==> flow/design.v <==
module FIFO_BUFFER( 
    input clock,             
    input reset_n,           
    input write_enable,      
    input read_enable,       
    input [7:0] data_in,     
    input [5:0] full_tresh,  
    output [7:0] data_out,   
    output empty,            
    output full              
 );
 wire rd_en_mem, wr_en_mem;
 wire [5:0] full_tresh_limited;
 reg [4:0] write_ptr_reg, read_ptr_reg;
 reg [5:0] fifo_counter;
 reg [7:0] memory [0:31];
always@(posedge clock) begin
    if(reset_n == 0)
        write_ptr_reg <= 0;
    else if (wr_en_mem == 1)
        write_ptr_reg <= write_ptr_reg + 1;
end
always@(posedge clock) begin
    if(reset_n == 0)
        read_ptr_reg <= 0;
    else if (rd_en_mem == 1)
        read_ptr_reg <= read_ptr_reg + 1;
end
always@(posedge clock) begin
    if(reset_n == 0)
        fifo_counter <= 0;
    else if (rd_en_mem && !wr_en_mem)
        fifo_counter <= fifo_counter - 1;
    else if (!rd_en_mem && wr_en_mem)
        fifo_counter <= fifo_counter + 1;	
    end
assign wr_en_mem = write_enable & ~full;
assign rd_en_mem = read_enable & ~empty;
assign full_tresh_limited = (full_tresh > 6'd32) ? 6'd32 : full_tresh;
assign full  = (fifo_counter == full_tresh_limited);
assign empty = (fifo_counter == 0);
always@(posedge clock) begin
    if(wr_en_mem)
        memory[write_ptr_reg] <= data_in;
end
assign data_out = memory[read_ptr_reg];
endmodule
module TX_BAUD_GEN(
    input clock,
    input reset_n,
    input [1:0] baudrate_select,
    output reg tx_baud
    );
reg [6:0] counter;
always@(posedge clock) begin
    if(~reset_n)
        counter <= 0;
    else 
        counter <= counter + 1;
end    
always@(*) begin
    case(baudrate_select)
        2'b00: tx_baud = counter[3:0] == 4'b1111;
        2'b01: tx_baud = counter[4:0] == 5'b11111;
        2'b10: tx_baud = counter[5:0] == 6'b111111;
        2'b11: tx_baud = counter[6:0] == 7'b1111111;
        default: tx_baud = counter[0]; 
    endcase
end    
endmodule
module UART_TRANSMITTER(
    input clock_i,
    input reset_n_i,
    input [7:0] data_i,
    input data_write_i,
    input [5:0] data_buffer_full_tresh_i,
    input [1:0] baudrate_select_i,
    output data_buffer_full_o,
    output uart_tx_o
    );
wire read_from_fifo;
wire [7:0] data_from_fifo;
wire empty_status_fifo;
wire baud_tick;
FIFO_BUFFER fifo_buffer( 
    .clock(clock_i),            
    .reset_n(reset_n_i),         
    .write_enable(data_write_i),    
    .read_enable(read_from_fifo),     
    .data_in(data_i),   
    .full_tresh(data_buffer_full_tresh_i),
    .data_out(data_from_fifo),  
    .empty(empty_status_fifo),           
    .full(data_buffer_full_o)            
 ); 
TX_BAUD_GEN tx_baud_gen(
    .clock(clock_i),
    .reset_n(reset_n_i),
    .baudrate_select(baudrate_select_i),
    .tx_baud(baud_tick)
    ); 
UART_TX uart_tx(
    .clock(clock_i),
    .reset_n(reset_n_i),
    .tx_start(~empty_status_fifo),
    .tx_baud(baud_tick),
    .data_in(data_from_fifo),
    .tx_done(read_from_fifo),
    .tx(uart_tx_o)
    );      
endmodule
module UART_TX(
    input clock,
    input reset_n,
    input tx_start,
    input tx_baud,
    input [7:0] data_in,
    output reg tx_done,
    output reg tx
    );
localparam IDLE = 2'b00;
localparam START = 2'b01;
localparam DATA = 2'b10;
localparam STOP = 2'b11;  
reg [1:0] state, state_next;
reg tx_next;
reg [8:0] buffer_in, buffer_in_next;
wire control;
reg [3:0] bit_counter, bit_counter_next;
assign control = ^data_in;
always@(posedge clock) begin
    if(~reset_n) begin
        state <= IDLE;
        tx <= 1'b1;
        buffer_in <= 0;
        bit_counter <= 0;
    end else begin
        state <= state_next;
        tx <= tx_next;
        buffer_in <= buffer_in_next;
        bit_counter <= bit_counter_next;
    end
end
always@(*) begin
    tx_next = tx;
    tx_done = 1'b0;
    buffer_in_next = buffer_in;
    case(state)
        IDLE:   begin
                    tx_next = 1'b1;
                    if(tx_start) begin  
                        buffer_in_next = {control, data_in};
                    end
                end
        START:  begin
                    tx_next = 1'b0;       
                end
        DATA:   begin
                    tx_next = buffer_in[0];
                    if(tx_baud) begin
                        buffer_in_next = buffer_in >> 1;     
                    end        
                end
        STOP:   begin
                    tx_next = 1'b1;
                    if(tx_baud) begin
                        tx_done = 1'b1;   
                    end        
                end
    endcase
end
always@(*) begin
    state_next = state;
    bit_counter_next = bit_counter;
    case(state)
        IDLE:   begin
                    if(tx_start & tx_baud) begin  
                        state_next = START;
                    end
                end
        START:  begin
                    if(tx_baud) begin
                        state_next = DATA;
                        bit_counter_next = 1'b0;        
                    end        
                end
        DATA:   begin
                    if(tx_baud) begin
                        if(bit_counter == 8)
                            state_next = STOP;
                        bit_counter_next = bit_counter + 1;        
                    end        
                end
        STOP:   begin
                    if(tx_baud) begin
                        state_next = IDLE;
                    end        
                end
    endcase
end
endmodule
# Tool chain data of UART_TRANSMITTER
# Tool output for the design above, in the order of the flow.
# Lines are those of the file above, counted from 1.
# The mark -- stands for no value.
# setup
top	UART_TRANSMITTER
clk_port	clock_i
library	sky130hd
corner	tt_025C_1v80

# Word-level counts
# Yosys after proc, flatten, opt, wreduce and memory -nomap, before mapping. Print and check cells are not counted. Equal cells are merged and count once.
# Yosys's memory passes give these memory sizes; they may raise the number of words (mostly to a power of two), join words into wider ones and drop unused or constant bits.
# bits
reg_bits	39
ramBits	256
clocked_rd_ports_x_width	8
mem_count	1
out_inout_bits	2
# classes
addsub	6
cmp	1
eq_ne	18
mux	24
bitwise	7
reduce_logical	15
# memory_table
memory	words	width	rd	write_ports	line	rtl
fifo_buffer.memory	32	8	1	1	16	reg [7:0] memory [0:31];
# op_table
cell	count
9-bit case mux with 2-bit select	1
9-bit 2-to-1 mux	2
6-bit 2-to-1 mux	3
5-bit 2-to-1 mux	3
2-bit by 1-bit inequality test with 1-bit output with constant B	5
5-bit by 1-bit adder with 5-bit output with constant B	2
2-bit 2-to-1 mux	5
2-bit == test with constant B	4
4-bit == test with constant B	2
8-bit parity	1
4-bit case mux with 2-bit select	1
2-bit case mux with 4-bit select	1
8-bit 2-to-1 mux	1
4-bit 2-to-1 mux	2
7-bit by 1-bit adder with 7-bit output with constant B	1
7-bit == test with constant B	1
3-bit AND reduction	2
6-bit by 1-bit adder with 6-bit output with constant B	1
6-bit by 1-bit subtractor with 6-bit output with constant B	1
6-bit > comparator with constant B	1
6-bit == test	1
6-bit == test with constant B	1
6-bit logical NOT	1
5-bit == test with constant B	1
5-bit AND reduction	1
1-bit NOT	4
2-bit by 1-bit == test with 1-bit output with constant B	2
2-bit logical NOT	2
# Not listed: further kinds 12, cells in them 18.

# Logic depth
# Depth = most cells in a row (Yosys ltp): at word level without a register or memory, in the mapped netlist without a sequential cell, where the memories' decode and read muxes count.
# logic_depth
depth_word	9
abc_area	0
ltp_mapped	20

# After synthesis
# Source: synth_stat.txt of the flow (Yosys; design flattened, memories mapped). It holds for the ABC_AREA given above (unset counts as 0); a run with the other value may have another netlist.
# Totals and module areas in this step are rounded.
# by_type
type	count	area_total_um2
sky130_fd_sc_hd__edfxtp_1	256	7.69E+03
sky130_fd_sc_hd__mux4_2	52	1.17E+03
sky130_fd_sc_hd__dfxtp_1	46	920.883
sky130_fd_sc_hd__nor2_1	66	247.738
sky130_fd_sc_hd__mux2i_1	19	190.182
sky130_fd_sc_hd__nand2_1	47	176.419
sky130_fd_sc_hd__ha_1	12	150.144
sky130_fd_sc_hd__xnor2_1	14	122.618
sky130_fd_sc_hd__a221oi_2	8	120.115
sky130_fd_sc_hd__a21oi_1	23	115.11
sky130_fd_sc_hd__mux4_1	4	105.101
sky130_fd_sc_hd__a31oi_1	16	100.096
sky130_fd_sc_hd__xor2_1	10	87.584
sky130_fd_sc_hd__o21ai_0	16	80.077
sky130_fd_sc_hd__a21o_1	10	75.072
sky130_fd_sc_hd__and3_1	11	68.816
sky130_fd_sc_hd__a22oi_1	9	67.565
sky130_fd_sc_hd__buf_6	6	67.565
# Other cell types: 37; their cells: 123.
# mapped
stdcells	748
yosys_area_um2	12300
seqArea_um2	8610
ff_cells	302
n_buf	38
# The figures by module come from a second, unflattened synthesis with its own total; it is not the netlist above.
# unflattened
cells_unflattened	767
area_unflattened_um2	12400
# Each row is one instance without its submodules.
# modules
mod	instances	n_cells	area_um2
FIFO_BUFFER	1	637	11100
UART_TX	1	99	911
TX_BAUD_GEN	1	30	307
UART_TRANSMITTER	1	1	3.8

# Worst setup path after synthesis
# Source: OpenSTA report_checks on the synthesized netlist (no wires, ideal clock, input and output delay 20% of the period each), path of least setup slack; recovery checks are left aside. Register names are those of the netlist, which keeps one name where synthesis merged equal registers.
# synth_path
path_kind	in2reg
from	in data_buffer_full_tresh_i[4]
to	reg fifo_buffer.fifo_counter[4]
clock_period_ns	3.8
input_delay_ns	0.760
setup_ns	0.128
t_arrival_ns	3.651
required_ns	3.672
setup_slack_ns	0.022
path_delay_ns	3.019
driving_pins	19
path_buffers	2
period_less_setup_slack_ns	3.778
# "path_delay_ns" is the arrival time less input delay plus setup time.
# "driving_pins": output pins that drive a net of the path, with the launching flip-flop's if there is one; two outputs of one cell count as two.
# "period_less_setup_slack_ns" is the clock period less the worst setup slack; recovery checks do not enter. This is arithmetic on one report: input and output delays are still those of the set period (20% each).
# The rows between start and end are the longest chain of elaborated cells between them; the timing report does not say that the signal goes this way. Where chains are equally long, one stands for them.
# Each line given opens the expression or statement behind the cell; cells for indexed reads and writes are added by Yosys, which also makes memories of some case tables.
# At most two assigning lines are given for a register; there are more.
# synth_between
path_cell_list	sky130_fd_sc_hd__xor2_1 sky130_fd_sc_hd__a2111oi_0 sky130_fd_sc_hd__nand3_1 sky130_fd_sc_hd__a21oi_1 sky130_fd_sc_hd__nor2b_1 sky130_fd_sc_hd__buf_2 sky130_fd_sc_hd__inv_1 sky130_fd_sc_hd__ha_1 sky130_fd_sc_hd__buf_1 sky130_fd_sc_hd__xor2_1 sky130_fd_sc_hd__ha_1 sky130_fd_sc_hd__a21oi_1 sky130_fd_sc_hd__nor2b_1 sky130_fd_sc_hd__o21ai_0 sky130_fd_sc_hd__a21oi_1 sky130_fd_sc_hd__a311oi_1 sky130_fd_sc_hd__nor2_1 sky130_fd_sc_hd__xnor2_1 sky130_fd_sc_hd__nor2_1
elab_chain_cells	8
cells_between	11
classes_between	compare (1); eq/ne (1); mux (3); logic (2); reduce/logical (4)
# synth_lines
item	line	rtl
start, declared	76	input [5:0] data_buffer_full_tresh_i,
6-bit > comparator	39	assign full_tresh_limited = (full_tresh > 6'd32) ? 6'd32 : full_tresh;
6-bit 2-to-1 mux	39
6-bit == test	40	assign full  = (fifo_counter == full_tresh_limited);
1-bit NOT	37	assign wr_en_mem = write_enable & ~full;
1-bit AND	37
1-bit logical AND	34	else if (!rd_en_mem && wr_en_mem)
6-bit 2-to-1 mux	34
6-bit 2-to-1 mux	32	else if (rd_en_mem && !wr_en_mem)
end, assigned	33	fifo_counter <= fifo_counter - 1;
end, assigned	35	fifo_counter <= fifo_counter + 1;
end, declared	15	reg [5:0] fifo_counter;
# Some nets on the timed path still bear RTL names; the line given drives or declares the net.
# synth_nets
net	line
data_buffer_full_o	40

# Worst path after layout
# Path of least setup slack in the final report of run A (OpenROAD, finished layout, wires in). Where an end is a register, its clock arrival counts in the times.
# layout_path
path_kind	in2out
from	in data_buffer_full_tresh_i[4]
to	out data_buffer_full_o
clock_period_ns	6.85
input_delay_ns	1.37
output_delay_ns	1.37
t_arrival_ns	3.22
required_ns	5.48
setup_slack_ns	2.26
driving_pins	6
path_buffers	2
# The rows between start and end are the longest chain of elaborated cells between them; the timing report does not say that the signal goes this way. Where chains are equally long, one stands for them.
# layout_between
path_cell_list	sky130_fd_sc_hd__clkdlybuf4s50_1 sky130_fd_sc_hd__xor2_1 sky130_fd_sc_hd__a2111oi_0 sky130_fd_sc_hd__nand3_1 sky130_fd_sc_hd__a21oi_1 sky130_fd_sc_hd__clkdlybuf4s50_1
elab_chain_cells	3
cells_between	3
classes_between	compare (1); eq/ne (1); mux (1)
# layout_lines
item	line	rtl
start, declared	76	input [5:0] data_buffer_full_tresh_i,
6-bit > comparator	39	assign full_tresh_limited = (full_tresh > 6'd32) ? 6'd32 : full_tresh;
6-bit 2-to-1 mux	39
6-bit == test	40	assign full  = (fifo_counter == full_tresh_limited);
end, declared	78	output data_buffer_full_o,

Appendix: measured runs

Measured data: module UART_TRANSMITTER, platform sky130hd, 2 stored runs of the flow under differing settings, order arbitrary. Input and output delays are each 20% of the period that was set; the output load is 0.01 pF.
By "clock_period_reached_ns" is meant the clock period of the run minus its worst setup slack. This is arithmetic on one report: input and output delays are still those of the set period (20% each).
"worst_path_ns" is the time allowed to the run's worst setup path (the clock period less input and output delay, where it has them) less its slack. Clock arrival times count: a late capture clock shortens it, a late launch clock lengthens it.
By "final_power_mw" is meant OpenSTA's value without simulated activity: inputs other than the clock are taken to toggle once in ten clock periods, and the tool carries that through the logic.
The results are shown rounded.

Run A, flow files:
==> flow/run.sh <==
#!/bin/bash
# the make line also repeats the synthesis and layout settings of config.mk as NAME=value (left out here)
make -C /OpenROAD-flow-scripts/flow DESIGN_CONFIG=/design/flow/config.mk WORK_HOME=/design/flow/orfs CLKGATE_MAP_FILE= finish
==> flow/config.mk <==
export PLATFORM = sky130hd
export DESIGN_NAME = UART_TRANSMITTER
export DESIGN_NICKNAME = UART_TRANSMITTER
export VERILOG_FILES = /design/flow/design.v
export SDC_FILE = /design/flow/constraint.sdc
export NUM_CORES = 4
export LEC_CHECK = 0
export CAP_MARGIN = 20
export CELL_PAD_IN_SITES_DETAIL_PLACEMENT = 0
export CELL_PAD_IN_SITES_GLOBAL_PLACEMENT = 2
export CORE_MARGIN = 8
export CORE_UTILIZATION = 35
export CTS_CLUSTER_SIZE = 30
export MAX_ROUTING_LAYER = met4
export SETUP_SLACK_MARGIN = 0.57
export SLEW_MARGIN = 20
export TNS_END_PERCENT = 15
==> flow/constraint.sdc <==
create_clock -name core_clock -period 6.85 [get_ports {clock_i}]
set_input_delay 1.3700 -clock core_clock [delete_from_list [all_inputs] [get_ports {clock_i}]]
set_output_delay 1.3700 -clock core_clock [all_outputs]
set_load 0.01 [all_outputs]

==> results of run A, as CSV <==
result,value
stdcell_area_um2,14000
final_setup_tns_ns,0.000
final_hold_ws_ns,0.438
final_power_mw,3.87
fin_ws_ns,2.26
final_die_area_um2,41500
yosys_chip_area_um2,12300
worst_path_ns,1.85
timing.worst_path_kind,"in2out"
clock_period_reached_ns,4.587
fin_util_pct,40.5

Run B, flow files:
==> flow/run.sh <==
#!/bin/bash
# the make line also repeats the synthesis and layout settings of config.mk as NAME=value (left out here)
make -C /OpenROAD-flow-scripts/flow DESIGN_CONFIG=/design/flow/config.mk WORK_HOME=/design/flow/orfs CLKGATE_MAP_FILE= finish
==> flow/config.mk <==
export PLATFORM = sky130hd
export DESIGN_NAME = UART_TRANSMITTER
export DESIGN_NICKNAME = UART_TRANSMITTER
export VERILOG_FILES = /design/flow/design.v
export SDC_FILE = /design/flow/constraint.sdc
export NUM_CORES = 4
export LEC_CHECK = 0
export CAP_MARGIN = 10
export CORE_MARGIN = 2
export CORE_UTILIZATION = 16
export CTS_CLUSTER_DIAMETER = 228
export GPL_TIMING_DRIVEN = 1
export HOLD_SLACK_MARGIN = 0.27
export PLACE_DENSITY_LB_ADDON = 0.3
export SLEW_MARGIN = 20
export TNS_END_PERCENT = 25
==> flow/constraint.sdc <==
create_clock -name core_clock -period 5.68 [get_ports {clock_i}]
set_input_delay 1.1360 -clock core_clock [delete_from_list [all_inputs] [get_ports {clock_i}]]
set_output_delay 1.1360 -clock core_clock [all_outputs]
set_load 0.01 [all_outputs]

==> results of run B, as CSV <==
result,value
stdcell_area_um2,14700
final_setup_tns_ns,0.000
final_hold_ws_ns,0.446
final_power_mw,4.63
fin_ws_ns,1.51
final_die_area_um2,79300
yosys_chip_area_um2,12300
worst_path_ns,3.04
timing.worst_path_kind,"in2reg"
clock_period_reached_ns,4.174
fin_util_pct,19.3
